==> flow/design.v <==
module cashe_memory(input clk,
                    input reset,
                    input mem_read,
                    input mem_write,
                    input [9 : 0] word_address,
                    input [31 : 0]data_in,
                    output reg stall,
                    output reg [31 : 0] data_out);
reg [31 : 0] mem [127 : 0][7:0];
reg [31 : 0] cashe [127 : 0];
reg  valid [127:0] ;
reg [2:0] tag [127:0];
wire [6:0] add_of_word ;
wire [2:0] add_of_block ;
integer i ;
reg [1:0] state = 2'b00;
reg ready = 1'b0;
reg i_1;
reg i_2;
always @(posedge clk) begin
if (reset) begin
    for( i=0;i<128;i=i+1 ) begin 
             valid [i]= 1'b0; 
              tag[i] =3'b000; 
                      end
end
else begin 
  case(state)
    2'b00 : begin
            if (mem_read == 1'b1) state = 2'b01;
           else if (mem_write == 1'b1) state = 2'b10;
           else state = 2'b00;
           mem[5][1] = 10;
            end
   2'b01 : begin
              case (ready)
              1'b0 : begin  if (valid[add_of_word] == 1'b1 & tag[add_of_word] == word_address[9:7] ) begin
                                      stall = 1'b0;                                
                                      data_out = cashe [add_of_word];
                                        state = 2'b00;
                                               end  
                               else begin
                                       ready = 1'b1;
                                       stall = 1'b1;
                                     end  
                     end  
                 1'b1 : begin                     
             cashe  [add_of_word] = mem [add_of_word][add_of_block];                                                       
                               valid[add_of_word] = 1'b1;
                               tag[add_of_word] = add_of_block;
        ready = 1'b0;
                          end  
                  endcase  
end   
2'b10 : begin
       end  
  endcase
     end  
end     
assign add_of_word = word_address[6:0];
assign  add_of_block = word_address [9 : 7];
endmodule
# Reports on cashe_memory
# Tool output for the design above, in the order of the flow.
# Line numbers count from 1 in the design file above.
# Cell names lack the library's common part.
# The mark -- stands for no value.
dict set report setup {
  top_module {cashe_memory}
  clock_port {clk}
  lib {sky130hd}
  lib_corner {tt_025C_1v80}
}

# Word level
# Yosys after proc, flatten, opt, wreduce and memory -nomap, before mapping. Print and check cells are not counted. Equal cells are merged and count once.
# Memory sizes are those after Yosys's memory passes, which may raise the word count (mostly to a power of two), join words into wider ones and drop unused or constant bits.
dict set report bits {
  ff_bits 516
  latch_bits 0
  ram_bits 4096
  rom_bits 0
  clocked_rd_ports_x_width 32
  memories 1
  out_inout_bits 33
  wordCells 2351
}
dict set report classes {
  add_sub_neg 3
  multipliers 0
  n_div 0
  compare 0
  eq_ne 1283
  shifts 0
  muxes 538
  logic 3
  n_reduce_logical 264
}
# name size word_bits rd wr line_no
set memory_table {}
lappend memory_table {cashe 128 32 1 1 10} ;# reg [31 : 0] cashe [127 : 0];
# operator count
set ops {}
lappend ops {{32-bit case mux with 1024-bit select} 1}
lappend ops {{127-bit OR reduction} 128}
lappend ops {{10-bit == test (second input constant)} 512}
lappend ops {{10-bit by 9-bit == test with 1-bit output (second input constant)} 256}
lappend ops {{10-bit by 8-bit == test with 1-bit output (second input constant)} 128}
lappend ops {{3-bit two-way mux} 259}
lappend ops {{10-bit by 7-bit == test with 1-bit output (second input constant)} 64}
lappend ops {{7-bit == test (second input constant)} 64}
lappend ops {{3-bit AND reduction} 129}
lappend ops {{3-bit case mux with 128-bit select} 1}
lappend ops {{10-bit by 6-bit == test with 1-bit output (second input constant)} 32}
lappend ops {{1-bit two-way mux} 263}
lappend ops {{2-bit != test (second input constant)} 130}
lappend ops {{7-bit by 6-bit == test with 1-bit output (second input constant)} 32}
lappend ops {{10-bit by 5-bit == test with 1-bit output (second input constant)} 16}
lappend ops {{1-bit case mux with 128-bit select} 1}
lappend ops {{7-bit by 5-bit == test with 1-bit output (second input constant)} 16}
lappend ops {{32-bit two-way mux} 3}
lappend ops {{10-bit by 4-bit == test with 1-bit output (second input constant)} 8}
lappend ops {{7-bit by 4-bit == test with 1-bit output (second input constant)} 8}
lappend ops {{10-bit by 3-bit == test with 1-bit output (second input constant)} 4}
lappend ops {{7-bit by 3-bit == test with 1-bit output (second input constant)} 4}
lappend ops {{7-bit two-way mux} 3}
lappend ops {{10-bit by 2-bit == test with 1-bit output (second input constant)} 2}
lappend ops {{7-bit by 2-bit == test with 1-bit output (second input constant)} 2}
lappend ops {{10-bit by 1-bit == test with 1-bit output (second input constant)} 1}
lappend ops {{10-bit by 4-bit adder with 10-bit output} 1}
lappend ops {{10-bit zero test} 1}
# Not listed: further kinds 16, cells in them 22.

# Logic depth
# Depth = most cells in a row (Yosys ltp): at word level without a register or memory, in the mapped netlist without a sequential cell, where the memories' decode and read muxes count.
dict set report depth {
  depth_word 10
  ABC_AREA 0
  mapped_depth 15
}

# Mapped cells and area
# Yosys stat after the flow's synthesis: flattened, memories mapped to cells. It holds for the ABC_AREA given above (unset counts as 0); a run with the other value may have another netlist.
dict set report synth_totals {
  stdcells 2899
  yosys_area_um2 24597.3
  seq_area_um2 10369.9
  ff_cells 516
  n_buf 283
}
# cell_type count type_area_um2
set by_type {}
lappend by_type {dfxtp_1 512 1.02E+04}
lappend by_type {mux2i_1 396 3.96E+03}
lappend by_type {nor2_1 601 2.26E+03}
lappend by_type {nand3_1 144 720.691}
lappend by_type {a21oi_1 142 710.682}
lappend by_type {clkbuf_1 181 679.402}
lappend by_type {a22oi_1 87 653.126}
lappend by_type {nand2_1 117 439.171}
lappend by_type {o21ai_0 72 360.346}
lappend by_type {buf_4 41 307.795}
lappend by_type {mux2_2 22 247.738}
lappend by_type {inv_1 60 225.216}
lappend by_type {buf_2 41 205.197}
lappend by_type {a32oi_1 22 192.685}
lappend by_type {nand4_1 30 187.68}
lappend by_type {a31oi_1 28 175.168}
lappend by_type {o21ai_1 30 150.144}
lappend by_type {o22ai_1 24 150.144}
# Not listed: further types 65, cells in them 349.

# Path before layout
# Source: OpenSTA report_checks on the synthesized netlist (no wires, ideal clock, input and output delay 20% of the period each), path of least setup slack; recovery checks are left aside. Register names are those of the netlist, which keeps one name where synthesis merged equal registers.
dict set report synth_path {
  path_kind {input to register}
  start {input port word_address[5]}
  end {register state[0]}
  clock_period_ns 4.91
  setup_time_ns 0.297
  t_arrival_ns 3.658
  t_required_ns 4.613
  path_slack_ns 0.954
  path_delay_ns 2.973
  driving_pins 11
  n_path_buf 1
  synth_period_reached_ns 3.956
}
# "path_delay_ns" is the arrival time less input delay plus setup time.
# "driving_pins": output pins that drive a net of the path, with the launching flip-flop's if there is one; two outputs of one cell count as two.
# "synth_period_reached_ns" = period - worst setup slack (recovery checks aside). The figure is calculated, with input and output delays left at 20% of the set period.
# The rows between start and end are the longest chain of elaborated cells between them; the timing report does not say that the signal goes this way. Where chains are equally long, one stands for them.
# Each line given opens the expression or statement behind the cell; cells for indexed reads and writes are added by Yosys, which also makes memories of some case tables.
# At most two assigning lines are given for a register; there are more.
# The path ends at the enable pin of a flip-flop; only ways to that pin are counted.
dict set report synth_via {
  path_cell_list {buf_4 -> nor3b_1 -> a22oi_2 -> o22ai_1 -> or4_1 -> or4_1 -> or4_1 -> o21ai_2 -> xor2_1 -> nor4b_2 -> a31o_1}
  elab_chain_cells 9
}
# element line_no
set synth_lines {}
lappend synth_lines {{start, declared} 5} ;# input [9 : 0] word_address,
lappend synth_lines {{7-bit == test} 37} ;# 1'b0 : begin  if (valid[add_of_word] == 1'b1 & tag[add_of_word] == word_address[9:7] ) begin
lappend synth_lines {{3-bit case mux with 128-bit select} 37}
lappend synth_lines {{3-bit two-way mux} 36} ;# case (ready)
lappend synth_lines {{3-bit two-way mux} 28} ;# case(state)
lappend synth_lines {{3-bit two-way mux} 21} ;# if (reset) begin
lappend synth_lines {{3-bit == test} 37}
lappend synth_lines {{1-bit AND} 37}
lappend synth_lines {{3-bit != test} --}
lappend synth_lines {{4-bit AND reduction} --}
lappend synth_lines {{end, assigned} 32} ;# else state = 2'b00;
lappend synth_lines {{end, assigned} 40} ;# state = 2'b00;
lappend synth_lines {{end, declared} 16} ;# reg [1:0] state = 2'b00;

# Path in the finished layout
# Path of least setup slack in the final report of flow run 1 (OpenROAD, finished layout, wires in). Where an end is a register, its clock arrival counts in the times.
dict set report layout_path {
  path_kind {input to register}
  start {input port word_address[2]}
  end {register state[1]}
  clock_period_ns 3.14
  setup_time_ns 0.29
  t_arrival_ns 4.00
  t_required_ns 3.49
  path_slack_ns -0.50
  driving_pins 14
  n_path_buf 5
}
# The rows between start and end are the longest chain of elaborated cells between them; the timing report does not say that the signal goes this way. Where chains are equally long, one stands for them.
# At most two assigning lines are given for a register; there are more.
# The path ends at the enable pin of a flip-flop; only ways to that pin are counted.
dict set report layout_via {
  path_cell_list {buf_12 -> buf_12 -> buf_4 -> nor4b_2 -> buf_4 -> a22oi_1 -> a21oi_1 -> nor4_2 -> nand4_1 -> nor4_4 -> buf_4 -> a211oi_4 -> nor4b_4 -> a31o_1}
  elab_chain_cells 9
}
# element line_no
set layout_lines {}
lappend layout_lines {{start, declared} 5} ;# input [9 : 0] word_address,
lappend layout_lines {{7-bit == test} 37} ;# 1'b0 : begin  if (valid[add_of_word] == 1'b1 & tag[add_of_word] == word_address[9:7] ) begin
lappend layout_lines {{3-bit case mux with 128-bit select} 37}
lappend layout_lines {{3-bit two-way mux} 36} ;# case (ready)
lappend layout_lines {{3-bit two-way mux} 28} ;# case(state)
lappend layout_lines {{3-bit two-way mux} 21} ;# if (reset) begin
lappend layout_lines {{3-bit == test} 37}
lappend layout_lines {{1-bit AND} 37}
lappend layout_lines {{3-bit != test} --}
lappend layout_lines {{4-bit AND reduction} --}
lappend layout_lines {{end, assigned} 32} ;# else state = 2'b00;
lappend layout_lines {{end, assigned} 40} ;# state = 2'b00;
lappend layout_lines {{end, declared} 16} ;# reg [1:0] state = 2'b00;

# Design cashe_memory on sky130hd. What follows are 2 stored runs of the flow, each under its own settings; their order means nothing. The constraints put input and output delay at 20% of the set period each and load the outputs with 0.01 pF.
# "period_less_ws_ns" is the run's clock period less its worst setup slack. It is reckoned from that one timing run; input and output delays stay at 20% of the period that was set.
# By "worst_path_allowed_less_slack_ns" is meant the share of the clock period that the worst setup path is allowed (20% is reserved at inputs, 20% at outputs), minus its slack. Clock arrival times at its registers enter into it.
# "total_power_uw": no workload was simulated; the value follows from the tool's default switching activity.
run="flow run 1" settings period_ns=3.14 CORE_UTILIZATION=33 SETUP_SLACK_MARGIN=0.11 PLACE_DENSITY=0.84 CORE_ASPECT_RATIO=0.84 CELL_PAD_IN_SITES_GLOBAL_PLACEMENT=3 CELL_PAD_IN_SITES_DETAIL_PLACEMENT=0 CTS_CLUSTER_SIZE=67 MAX_ROUTING_LAYER="met4" CAP_MARGIN=20 CORE_MARGIN=2 SLEW_MARGIN=20
run="flow run 1" results synthArea_um2=24597.3 die_footprint_um2=76746.7 finish.stdcell_area_um2=35845.6 final_util_frac=0.487 setup_ws_ns=-0.504 timing.setup.tns_ns=-1.894 ws_hold_ns=0.431 total_power_uw=16489 period_less_ws_ns=3.644 worst_path_allowed_less_slack_ns=3.02 worstPathKind="input to register"
run="flow run 2" settings period_ns=3.94 CORE_UTILIZATION=30 PLACE_DENSITY=0.82 GPL_ROUTABILITY_DRIVEN=1 CTS_CLUSTER_DIAMETER=226 CAP_MARGIN=25 CORE_MARGIN=2 SLEW_MARGIN=20
run="flow run 2" results synthArea_um2=24597.3 die_footprint_um2=84297.3 finish.stdcell_area_um2=33195.6 final_util_frac=0.407 setup_ws_ns=-0.002 timing.setup.tns_ns=-0.003 ws_hold_ns=0.450 total_power_uw=13289 period_less_ws_ns=3.942 worst_path_allowed_less_slack_ns=3.15 worstPathKind="input to register"
